==> flow/design.v <==
module elink_trig_summer(clk,data_in1,data_in2,data_in3,data_in4,data_out);
  parameter multisample = 8;
  input clk;
  input [11:0] data_in1;
  input [11:0] data_in2;
  input [11:0] data_in3;
  input [11:0] data_in4;
  output reg [12:0] data_out;
  reg [12:0] circle_ram [multisample+multisample-1:0];
  reg [12:0] high_value;
  reg [multisample:0] read_count;
  reg [multisample:0] write_count;
  reg [12:0] sum;
  reg done;
  initial begin
    circle_ram['d0]<='d0;
    circle_ram['d1]<='d0;
    circle_ram['d2]<='d0;
    circle_ram['d3]<='d0;
    circle_ram['d4]<='d0;
    circle_ram['d5]<='d0;
    circle_ram['d6]<='d0;
    circle_ram['d7]<='d0;
    circle_ram['d8]<='d0;
    circle_ram['d9]<='d0;
    circle_ram['d10]<='d0;
    circle_ram['d11]<='d0;
    circle_ram['d12]<='d0;
    circle_ram['d13]<='d0;
    circle_ram['d14]<='d0;
    circle_ram['d15]<='d0;
    read_count<='d8;
    write_count<='d0;
    high_value<='d0;
    done<=0;
  end
  always @(posedge clk) begin
    sum<=data_in1+data_in2+data_in3+data_in4;
    data_out<=circle_ram[read_count];
    if(sum<high_value && done==0) begin
      circle_ram[write_count]<=high_value;
      done<=1;
    end if (sum>=high_value) begin
      circle_ram[write_count]<=0;
    end if (write_count!='d7 && write_count!='d15) begin
      high_value<=sum;
    end if (write_count=='d7 || write_count=='d15) begin
      high_value<='d0;
      done<=0;
    end if (read_count==multisample+multisample-1) begin
      read_count<='d0;
    end if (read_count<multisample+multisample-1) begin
      read_count<=read_count + 'd1;
    end if (write_count==multisample+multisample-1) begin
      write_count<='d0;
    end if (write_count<multisample+multisample-1) begin
      write_count<=write_count + 'd1;
    end
  end
endmodule
# ---- Step by step through the tools: elink_trig_summer
# Tool output for the design above, in the order of the flow.
# Lines are those of the file above, counted from 1.
# Operators: Yosys type, input widths -> output width; for muxes data width and select width s.
# The mark n/a stands for no value.
dict set report design {
  top_module {elink_trig_summer}
  clock_port {clk}
  lib {sky130hd}
  lib_corner {tt_025C_1v80}
}

# ---- Word-level counts
# Source: Yosys, flattened and elaborated, memories not mapped. Widths are those after wreduce. Registers that Yosys merges into a memory's read port (data or address) are not register bits. Print and check cells do not count. Equal cells are merged and count once.
# Yosys's memory passes give these memory sizes; they may raise the number of words (mostly to a power of two), join words into wider ones and drop unused or constant bits.
dict set report word_totals {
  reg_bits 45
  ramBits 208
  clocked_rd_ports_x_width 13
  memories 1
  input_bits 49
  word_cells 35
}
dict set report classes {
  n_addsub 5
  cmp 4
  equal 5
  mux 8
  n_logic 2
  reduce_logical 5
}
# name size word_bits read_ports wr line
set memory_table {}
lappend memory_table {circle_ram 16 13 1 1 9} ;# reg [12:0] circle_ram [multisample+multisample-1:0];
# op n
set op_table {}
lappend op_table {{$mux 9} 4}
lappend op_table {{$add 13x12->13} 2}
lappend op_table {{$mux 13} 2}
lappend op_table {{$add 9x1->9 const B} 2}
lappend op_table {{$lt 9x4->1 const B} 2}
lappend op_table {{$eq 9x4->1 const B} 2}
lappend op_table {{$add 12x12->13} 1}
lappend op_table {{$ge 13x13->1} 1}
lappend op_table {{$lt 13x13->1} 1}
lappend op_table {{$eq 9x3->1 const B} 1}
lappend op_table {{$ne 9x3->1 const B} 1}
lappend op_table {{$ne 9x4->1 const B} 1}
lappend op_table {{$reduce_bool 2->1} 2}
lappend op_table {{$logic_and 1x1->1} 2}
lappend op_table {{$mux 1} 2}
lappend op_table {{$or 1x1->1} 1}
lappend op_table {{$logic_or 1x1->1} 1}
lappend op_table {{$not 1->1} 1}

# ---- Longest topological paths
# Yosys ltp: most cells in a row. Word level: on the elaborated netlist, between registers, memories and ports. Mapped: between sequential cells and ports; inverters and the memories' decode and read muxes count.
dict set report logic_depth {
  depth_word 4
  abc_area 0
  mapped_depth 12
  depth_no_buf 12
}

# ---- Netlist
# Source: synth_stat.txt of the flow (Yosys; design flattened, memories mapped). It holds for the ABC_AREA given above (unset counts as 0); a run with the other value may have another netlist.
dict set report synth_totals {
  stdcells 686
  synth_area_um2 11363.4
  seq_area_um2 7587.3
  ffs 266
}
# cell n area_total_um2
set types {}
lappend types {sky130_fd_sc_hd__edfxtp_1 226 6.79E+03}
lappend types {sky130_fd_sc_hd__mux4_2 52 1.17E+03}
lappend types {sky130_fd_sc_hd__dfxtp_1 40 800.768}
lappend types {sky130_fd_sc_hd__fa_1 24 480.461}
lappend types {sky130_fd_sc_hd__ha_1 30 375.36}
lappend types {sky130_fd_sc_hd__inv_1 83 311.549}
lappend types {sky130_fd_sc_hd__nor2b_1 31 193.936}
lappend types {sky130_fd_sc_hd__mux2i_1 14 140.134}
lappend types {sky130_fd_sc_hd__nor2_1 33 123.869}
lappend types {sky130_fd_sc_hd__a21oi_1 20 100.096}
lappend types {sky130_fd_sc_hd__a211oi_1 13 97.594}
lappend types {sky130_fd_sc_hd__and2_1 15 93.84}
lappend types {sky130_fd_sc_hd__xnor2_1 8 70.067}
lappend types {sky130_fd_sc_hd__a21o_1 8 60.058}
lappend types {sky130_fd_sc_hd__nand2_1 16 60.058}
lappend types {sky130_fd_sc_hd__xor2_1 6 52.55}
lappend types {sky130_fd_sc_hd__clkbuf_1 13 48.797}
lappend types {sky130_fd_sc_hd__buf_4 5 37.536}
# Not listed: further types 28, cells in them 49.

# ---- Timing after synthesis
# Source: OpenSTA report_checks on the synthesized netlist (no wires, ideal clock, input and output delay 20% of the period each), path of least setup slack; recovery checks are left aside. Register names are those of the netlist, which keeps one name where synthesis merged equal registers.
dict set report synth_timing {
  kind {input port to flip-flop}
  startpoint {input port data_in1[2]}
  endpoint {register sum[12]}
  tclk_ns 4.36
  input_delay_ns 0.872
  setup_time_ns 0.120
  launch_ns 0.872
  arrival_time_ns 3.263
  setup_slack_ns 0.976
  delay_ns 2.511
  path_stages 10
  synth_period_reached_ns 3.384
}
# "delay_ns" = arrival - input delay + setup time.
# "path_stages": output pins that drive a net of the path, with the launching flip-flop's if there is one; two outputs of one cell count as two.
# "synth_period_reached_ns" is the clock period less the worst setup slack; recovery checks do not enter. This is arithmetic on one report: input and output delays are still those of the set period (20% each).
# The rows between start and end are the longest chain of elaborated cells between them; the timing report does not say that the signal goes this way. Where chains are equally long, one stands for them.
# A line is the first line of the expression or statement that the cell stems from. Yosys adds cells for indexed reads and writes and turns some case tables into memories.
dict set report synth_between {
  path_cell_list {sky130_fd_sc_hd__inv_1 > sky130_fd_sc_hd__fa_1 > sky130_fd_sc_hd__fa_1 > sky130_fd_sc_hd__inv_1 > sky130_fd_sc_hd__ha_1 > sky130_fd_sc_hd__a21oi_1 > sky130_fd_sc_hd__o221ai_1 > sky130_fd_sc_hd__a311oi_1 > sky130_fd_sc_hd__a21oi_1 > sky130_fd_sc_hd__xnor2_1}
  elab_chain_len 3
}
# element line
set synth_rtl {}
lappend synth_rtl {{start, declared} 4} ;# input [11:0] data_in1;
lappend synth_rtl {{$add 12x12->13} 38} ;# sum<=data_in1+data_in2+data_in3+data_in4;
lappend synth_rtl {{$add 13x12->13 (2 in a row)} 38}
lappend synth_rtl {{end, assigned} 38}
lappend synth_rtl {{end, declared} 13} ;# reg [12:0] sum;

# ---- Timing after layout
# From the final timing report of run 1: the path of least setup slack in the routed layout; clock arrival at registers is part of the times.
dict set report layout_timing {
  kind {input port to flip-flop}
  startpoint {input port data_in1[2]}
  endpoint {register sum[12]}
  tclk_ns 5.44
  input_delay_ns 1.09
  setup_time_ns 0.09
  launch_ns 1.09
  arrival_time_ns 4.16
  setup_slack_ns 1.66
  path_stages 11
}
# The rows between start and end are the longest chain of elaborated cells between them; the timing report does not say that the signal goes this way. Where chains are equally long, one stands for them.
dict set report layout_between {
  path_cell_list {sky130_fd_sc_hd__clkdlybuf4s50_1 > sky130_fd_sc_hd__inv_1 > sky130_fd_sc_hd__fa_1 > sky130_fd_sc_hd__fa_1 > sky130_fd_sc_hd__inv_1 > sky130_fd_sc_hd__ha_1 > sky130_fd_sc_hd__a21oi_1 > sky130_fd_sc_hd__o221ai_1 > sky130_fd_sc_hd__a311oi_1 > sky130_fd_sc_hd__a21oi_1 > sky130_fd_sc_hd__xnor2_1}
  elab_chain_len 3
}
# element line
set layout_rtl {}
lappend layout_rtl {{start, declared} 4} ;# input [11:0] data_in1;
lappend layout_rtl {{$add 12x12->13} 38} ;# sum<=data_in1+data_in2+data_in3+data_in4;
lappend layout_rtl {{$add 13x12->13 (2 in a row)} 38}
lappend layout_rtl {{end, assigned} 38}
lappend layout_rtl {{end, declared} 13} ;# reg [12:0] sum;

; Settings and measured results of 2 stored flow runs for module elink_trig_summer (sky130hd), not sorted in any way. The constraints put input and output delay at 20% of the set period each and load the outputs with 0.01 pF.
; "critical_path_time_ns" means the part of the period allowed to the worst setup path (the constraints hold back 20% at inputs and 20% at outputs) less its slack; where the path has registers, the arrival times of their clocks count too.
; "final_power_uw": no workload was simulated; the value follows from the tool's default switching activity.

[run 1: settings]
period_ns = 5.44
CORE_UTILIZATION = 38
SETUP_SLACK_MARGIN = 1.41
PLACE_DENSITY = 0.79
CORE_ASPECT_RATIO = 0.87
CORE_MARGIN = 6
CTS_CLUSTER_SIZE = 92
CTS_CLUSTER_DIAMETER = 83
SLEW_MARGIN = 30
MIN_ROUTING_LAYER = met2
CAP_MARGIN = 20
[run 1: results]
layout_utilization_pct = 44.1
ys_area_um2 = 11363.4
post_route_stdcell_area_um2 = 12851.1
total_die_area_um2 = 34207.6
setup_worst_slack_ns = 1.659
critical_path_time_ns = 2.69
path_kind = input port to flip-flop
total_negative_slack_ns = 0.000
hold_worst_slack_ns = 0.466
final_power_uw = 5193

[run 2: settings]
period_ns = 3.66
CORE_UTILIZATION = 15
CAP_MARGIN = 20
CORE_MARGIN = 2
SLEW_MARGIN = 20
[run 2: results]
layout_utilization_pct = 19.0
ys_area_um2 = 11363.4
post_route_stdcell_area_um2 = 14196.1
total_die_area_um2 = 77975.0
setup_worst_slack_ns = 0.260
critical_path_time_ns = 2.67
path_kind = input port to flip-flop
total_negative_slack_ns = 0.000
hold_worst_slack_ns = 0.475
final_power_uw = 8935
