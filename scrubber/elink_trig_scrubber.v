==> flow/design.v <==
module elink_trig_scrubber(clk,i_wb_addr,i_wb_stb,data_in1,data_in2,data_in3,o_wb_data,o_wb_ack,o_wb_stall);
  parameter num_addrs = 4;
  parameter max_addr = 3;
  parameter WRITE_WB = 0;
  parameter SCRUBBING = 1;
  input clk;
  input [num_addrs-1:0] i_wb_addr;
  input i_wb_stb;
  output reg [11:0] o_wb_data;
  output reg o_wb_ack;
  output reg o_wb_stall;
  output reg [11:0] data_in1;
  output reg [11:0] data_in2;
  output reg [11:0] data_in3;
  reg [num_addrs-1:0] addr;
  reg [num_addrs-1:0] count_addr;
  reg [2:0] count;
  reg [11:0] wr_data [2:0];
  reg wr_enable;
  reg rd_enable;
  reg state;
  wire [13:0] voted;
  wire [11:0] rd_data [2:0];
  genvar i;
  generate
    for (i=0; i<=2; i=i+1) begin
      ram ram (
        .clk    (clk),
        .addr     (addr),
        .wr_data  (wr_data[i]),
        .rd_data  (rd_data[i]),
        .rd_enable (rd_enable),
        .wr_enable (wr_enable)
      );
    end
  endgenerate
  elink_trig_voter elink_trig_voter(
    .voted(voted),
    .clk(clk),
    .data_in1(data_in1),
    .data_in2(data_in2),
    .data_in3(data_in3)
  );
  initial begin
    state<=SCRUBBING;
    o_wb_stall<=0;
    o_wb_ack<=0;
    count_addr<='d1;
    addr<='d0;
    count<='d0;
    rd_enable<='d0;
    wr_enable<='d0;
  end
  always @(posedge clk) begin
    case(state)
    WRITE_WB:
      if(state==WRITE_WB) begin
        if(count=='d0) begin
          if((i_wb_stb)&&(!o_wb_stall)) begin
            rd_enable<=1;
            wr_enable<=0;
            o_wb_ack<=0;
            addr<=i_wb_addr;
            count<='d1;
          end if((!i_wb_stb)||(o_wb_stall)) begin
            rd_enable<=0;
            wr_enable<=0;
            state<=SCRUBBING;
            addr<=count_addr;
          end
        end if(count=='d1) begin
          rd_enable<=0;
          wr_enable<=0;
          count<='d2;
        end if(count=='d2) begin
          rd_enable<=0;
          wr_enable<=0;
          o_wb_data<=rd_data[0];
          o_wb_ack<=1;
          count<='d0;
        end
      end
    SCRUBBING:
      if(state==SCRUBBING) begin
        if((!i_wb_stb)&&(count=='d0)) begin
          rd_enable<=1;
          wr_enable<=0;
          o_wb_ack<=0;
          o_wb_stall<=1;
          data_in1<=rd_data[0];
          data_in2<=rd_data[1];
          data_in3<=rd_data[2];
          count<='d1;
        end if(i_wb_stb&&(o_wb_stall=='d0)) begin
          rd_enable<=0;
          wr_enable<=0;
          o_wb_ack<=0;
          o_wb_stall<=0;
          state<=WRITE_WB;
        end if(count=='d1) begin
          rd_enable<=0;
          wr_enable<=0;
          count<='d2;
        end if(count=='d2) begin
          rd_enable<=0;
          wr_enable<=1;
          wr_data[0]<=voted[11:0];
          wr_data[1]<=voted[11:0];
          wr_data[2]<=voted[11:0];
          count<='d3;
        end if(count=='d3) begin
          rd_enable<=0;
          wr_enable<=0;
          o_wb_stall<=0;
          addr<=count_addr;
          if(count_addr==max_addr)
            count_addr<=0;
          else
            count_addr = count_addr + 'd1;
          count<='d0;
        end
      end
    endcase
  end
endmodule
`timescale 1ns / 1ps
module ram (clk,addr,wr_data,rd_data,rd_enable,wr_enable);
  parameter num_addrs = 4;
  input clk;
  input [num_addrs-1:0] addr;
  input [11:0] wr_data;
  input rd_enable;
  input wr_enable;
  output reg [11:0] rd_data;
  reg [11:0] memory [num_addrs-1:0];
  initial begin
    memory ['d0]<= 'b111111111111;
    memory ['d1]<= 'b000000000000;
    memory ['d2]<= 'b111111111111;
    memory ['d3]<= 'b000000000000;
  end
  always @(posedge clk) begin
    if(rd_enable)
      rd_data<=memory[addr];
    else if(wr_enable)
      memory[addr]<=wr_data;
  end
endmodule
module elink_trig_voter(clk,data_in1,data_in2,data_in3,voted);
  input [11:0] data_in1;
  input [11:0] data_in2;
  input [11:0] data_in3;
  output reg [13:0] voted;
  input clk;
  always @(posedge clk) begin
    if((data_in1==data_in2) && (data_in1==data_in3)) begin
      voted[13:12]<='d2;
      voted[11:0]<=data_in1;
    end else if(data_in1==data_in2) begin
      voted[13:12]<='d1;
      voted[11:0]<=data_in1;
    end else if(data_in1==data_in3) begin
      voted[13:12]<='d1;
      voted[11:0]<=data_in1;
    end else if(data_in2==data_in3) begin
      voted[13:12]<='d1;
      voted[11:0]<=data_in2;
    end else begin
      voted[13:12]<='d0;
      voted[11:0]<=data_in1;
    end
  end
endmodule
== Reports on elink_trig_scrubber ==
Tool output for the design above, in the order of the flow.
Lines are those of the file above, counted from 1.
Operators: Yosys type, input widths -> output width; for muxes data width and select width s.
Library cell names are shortened.
The mark - stands for no value.

* Design top: elink_trig_scrubber
* Clock input: clk
* Cell library: sky130hd
* Timing corner: tt_025C_1v80

== Elaborated design ==
Yosys after proc, flatten, opt, wreduce and memory -nomap, before mapping. Print and check cells are not counted.
Memory sizes are those after Yosys's memory passes, which may raise the word count (mostly to a power of two), join words into wider ones and drop unused or constant bits.

* Eq/ne operators: 18
* Bitwise gates (word level): 2
* Divide/modulo/power cells: 0
* $add $sub $neg: 1
* Muxes and demuxes: 57
* Shifts and indexed selects: 0
* Multipliers: 0
* $lt $le $gt $ge: 0
* Reduce/logical cells: 17

{| class="wikitable"
|+ Operator list
! cell !! count
|-
| $mux 12 || 6
|-
| $eq 12x12->1 || 3
|-
| $mux 1 || 28
|-
| $mux 3 || 8
|-
| $reduce_and 3->1 || 4
|-
| $mux 4 || 3
|-
| $mux 2 || 6
|-
| $ne 3x3->1 const B || 3
|-
| $reduce_and 2->1 || 4
|-
| $ne 4x4->1 const B || 2
|-
| $pmux 1 s2 || 4
|-
| $eq 3x2->1 const B || 2
|-
| $ne 6x1->1 const B || 1
|-
| $pmux 3 s2 || 1
|-
| $ne 5x1->1 const B || 1
|-
| $ne 5x5->1 const B || 1
|-
| $logic_and 1x1->1 || 4
|-
| $add 4x1->4 const B || 1
|-
| $eq 4x2->1 const B || 1
|-
| $pmux 2 s2 || 1
|-
| $eq 3x1->1 const B || 1
|-
| $ne 3x1->1 const B || 1
|-
| $logic_not 3->1 || 1
|-
| $not 1->1 || 2
|-
| $logic_not 1->1 || 2
|-
| $ne 2x1->1 const B || 1
|-
| $ne 2x2->1 const B || 1
|-
| $reduce_or 2->1 || 1
|-
| $logic_or 1x1->1 || 1
|}

* Memory cells: 3
* Bits of input ports: 6
* Word width x clocked read ports: 36
* Bits in latches: 0
* Memory bits (writable): 144
* Register bits: 86
* Bits in read-only memories: 0

{| class="wikitable"
|+ Memories
! name !! words !! bits a word !! rd ports !! write ports !! line !! RTL
|-
| genblk1[0].ram.memory || 4 || 12 || 1 || 1 || 135 || <nowiki>reg [11:0] memory [num_addrs-1:0];</nowiki>
|-
| genblk1[1].ram.memory || 4 || 12 || 1 || 1 || 135 ||
|-
| genblk1[2].ram.memory || 4 || 12 || 1 || 1 || 135 ||
|}

== Longest topological paths ==
Longest topological path by Yosys (ltp), each cell counted once; first at word level (registers and memories cut), then after technology mapping (sequential cells cut; the memories' decode and read muxes count).

* Depth after elaboration: 8
* ABC_AREA: 0
* Mapped depth: 5
* Gate-level depth less buffers: 5

== Mapped cells and area ==
The flow's flattened synthesis, as Yosys stat reports it; memories are mapped. The netlist is that of the ABC_AREA named above (0 if unset); the other value can give another one.
The area totals of this step are shown rounded.

{| class="wikitable"
|+ Cell types
! type !! count !! area in all (um^2)
|-
| edfxtp_1 || 108 || 3243.11
|-
| dfxtp_1 || 13 || 260.25
|-
| buf_4 || 25 || 187.68
|-
| mux4_1 || 6 || 157.651
|-
| mux4_2 || 6 || 135.13
|-
| ha_1 || 6 || 75.072
|-
| mux2_2 || 4 || 45.043
|-
| nor2b_1 || 6 || 37.536
|-
| nor2_1 || 8 || 30.029
|-
| buf_12 || 1 || 20.019
|-
| and2_1 || 3 || 18.768
|-
| nand2_1 || 4 || 15.014
|-
| nor3b_1 || 2 || 15.014
|-
| o21a_1 || 2 || 15.014
|-
| nor2b_4 || 1 || 13.763
|-
| o22ai_1 || 2 || 12.512
|-
| buf_6 || 1 || 11.261
|-
| inv_1 || 3 || 11.261
|}

Other cell types: 13; their cells: 15.

* Synthesis area: 4400 um^2
* Sequential area: 3500 um^2
* Flip-flops: 121
* Mapped cells: 216

By module: a second synthesis without flattening, with its own total; a netlist apart from the flattened one above.

* Cells (unflattened synthesis): 445
* Area (unflattened synthesis): 10000 um^2

Rows give one instance, submodules left out.

{| class="wikitable"
|+ Modules
! module !! area (um^2) !! cells !! instances !! sequential area (um^2)
|-
| ram || 2200 || 80 || 3 || 1800
|-
| elink_trig_scrubber || 2600 || 127 || 1 || 2200
|-
| elink_trig_voter || 900 || 78 || 1 || 280
|}

== Worst setup path after synthesis ==
OpenSTA on the mapped netlist: ideal clock, no wires. The path of least setup slack (recovery checks aside). Input and output delay are each 20% of the period. Register names are those of the netlist, which keeps one name where synthesis merged equal registers.

* Path kind: register to register
* From: register rd_enable
* To: memory genblk1[1].ram.memory[0][0]
* Stages: 3
* Delay of the path: 2169 ps
* Path buffers: 0
* Data arrival time: 1770 ps
* Required time: 3881 ps
* Library setup time: 399 ps
* Clock period: 4280 ps
* Slack: 2111 ps
* Period reached after synthesis: 2169 ps

"delay of the path" is the arrival time less input delay plus setup time.
"stages" counts driving pins, that of a launching flip-flop among them; a cell with two outputs on the path counts twice.
"period reached after synthesis" is the clock period less the worst setup slack; recovery checks do not enter. This is arithmetic on one report: input and output delays are still those of the set period (20% each).
Between the ends stands the longest chain of elaborated cells between them, by number of cells; it is not shown to be the way that was timed. Of several equally long chains one is given.
Each line given opens the expression or statement behind the cell; cells for indexed reads and writes are added by Yosys, which also makes memories of some case tables.
At most two assigning lines are given for a register; there are more.
The path ends at the enable pin of a flip-flop; only ways to that pin are counted.

* Cells stage by stage: edfxtp_1 nor2b_1 nor3b_1
* Length of the longest elaborated chain: 1
* Elaborated cells between the ends (all ways): 2
* Source lines of those cells: 1

{| class="wikitable"
|+ RTL lines, path post-synthesis
! what !! line !! RTL
|-
| start: declaration || 20 || <nowiki>reg rd_enable;</nowiki>
|-
| start: assignment || 60 || <nowiki>rd_enable<=1;</nowiki>
|-
| start: assignment || 66 || <nowiki>rd_enable<=0;</nowiki>
|-
| $mux 2 || 143 || <nowiki>if(rd_enable)</nowiki>
|-
| end: declaration || 135 || <nowiki>reg [11:0] memory [num_addrs-1:0];</nowiki>
|}

== Worst path after layout ==
Path of least setup slack in the final report of flow run A (OpenROAD, finished layout, wires in). Where an end is a register, its clock arrival counts in the times.
The path's times are printed in steps of 10 ps; the period is the one set.

* Path kind: register to register
* From: register count[1]
* To: register data_in2[6]
* Data arrival time: 2080 ps
* Slack: 530 ps
* Path buffers: 1
* Required time: 2610 ps
* Stages: 6
* Clock period: 2500 ps
* Library setup time: 280 ps

Between the ends stands the longest chain of elaborated cells between them, by number of cells; it is not shown to be the way that was timed. Of several equally long chains one is given.
At most two assigning lines are given for a register; there are more.

* Cells stage by stage: edfxtp_1 inv_1 ha_1 nor2b_1 and2_1 buf_12
* Length of the longest elaborated chain: 3
* Elaborated cells between the ends (all ways): 3

{| class="wikitable"
|+ RTL lines, path after layout
! what !! line !! RTL
|-
| start: declaration || 17 || <nowiki>reg [2:0] count;</nowiki>
|-
| start: assignment || 64 || <nowiki>count<='d1;</nowiki>
|-
| start: assignment || 74 || <nowiki>count<='d2;</nowiki>
|-
| $logic_not 3->1 || 85 || <nowiki>if((!i_wb_stb)&&(count=='d0)) begin</nowiki>
|-
| $logic_and 1x1->1 || 85 ||
|-
| $reduce_and 2->1 || - ||
|-
| end: assignment || 91 || <nowiki>data_in2<=rd_data[1];</nowiki>
|-
| end: declaration || 13 || <nowiki>output reg [11:0] data_in2;</nowiki>
|}

Memo
Re: implementation data of elink_trig_scrubber

elink_trig_scrubber through Yosys and OpenROAD on sky130hd: 2 stored runs, unordered, with their settings and measured results. The constraints put input and output delay at 20% of the set period each and load the outputs with 0.01 pF.
"clock period reached": clock period set for the run, less the worst setup slack. It is reckoned from that one timing run; input and output delays stay at 20% of the period that was set.
"overall power" is the tool's figure for a default switching activity; nothing was simulated.
Measured values are rounded.

=== Flow run A ===
{| class="wikitable"
! Setting !! Value
|-
| period_ns || 2.5
|-
| CORE_UTILIZATION || 28
|-
| CAP_MARGIN || 20
|-
| CORE_MARGIN || 2
|-
| SLEW_MARGIN || 20
|-
! Result !! Value
|-
| Standard-cell area after layout || 5600 um^2
|-
| Setup slack of the worst path || 530 ps
|-
| Total negative setup slack || 0 ps
|-
| Area of the die || 17000 um^2
|-
| Final worst hold slack || 400 ps
|-
| Overall power || 5600 µW
|-
| Cell area after synthesis || 4400 um^2
|-
| Clock period reached || 1968 ps
|}

=== Flow run B ===
{| class="wikitable"
! Setting !! Value
|-
| period_ns || 2.46
|-
| CORE_UTILIZATION || 69
|-
| SETUP_SLACK_MARGIN || 0.37
|-
| PLACE_DENSITY_LB_ADDON || 0.28
|-
| CORE_MARGIN || 5
|-
| CELL_PAD_IN_SITES_GLOBAL_PLACEMENT || 1
|-
| TNS_END_PERCENT || 100
|-
| ABC_AREA || 0
|-
| GPL_TIMING_DRIVEN || 0
|-
| CTS_CLUSTER_DIAMETER || 50
|-
| MIN_ROUTING_LAYER || met1
|-
| CAP_MARGIN || 20
|-
| SLEW_MARGIN || 20
|-
! Result !! Value
|-
| Standard-cell area after layout || 5800 um^2
|-
| Setup slack of the worst path || 370 ps
|-
| Total negative setup slack || 0 ps
|-
| Area of the die || 8100 um^2
|-
| Final worst hold slack || 400 ps
|-
| Overall power || 6000 µW
|-
| Cell area after synthesis || 4400 um^2
|-
| Clock period reached || 2088 ps
|}
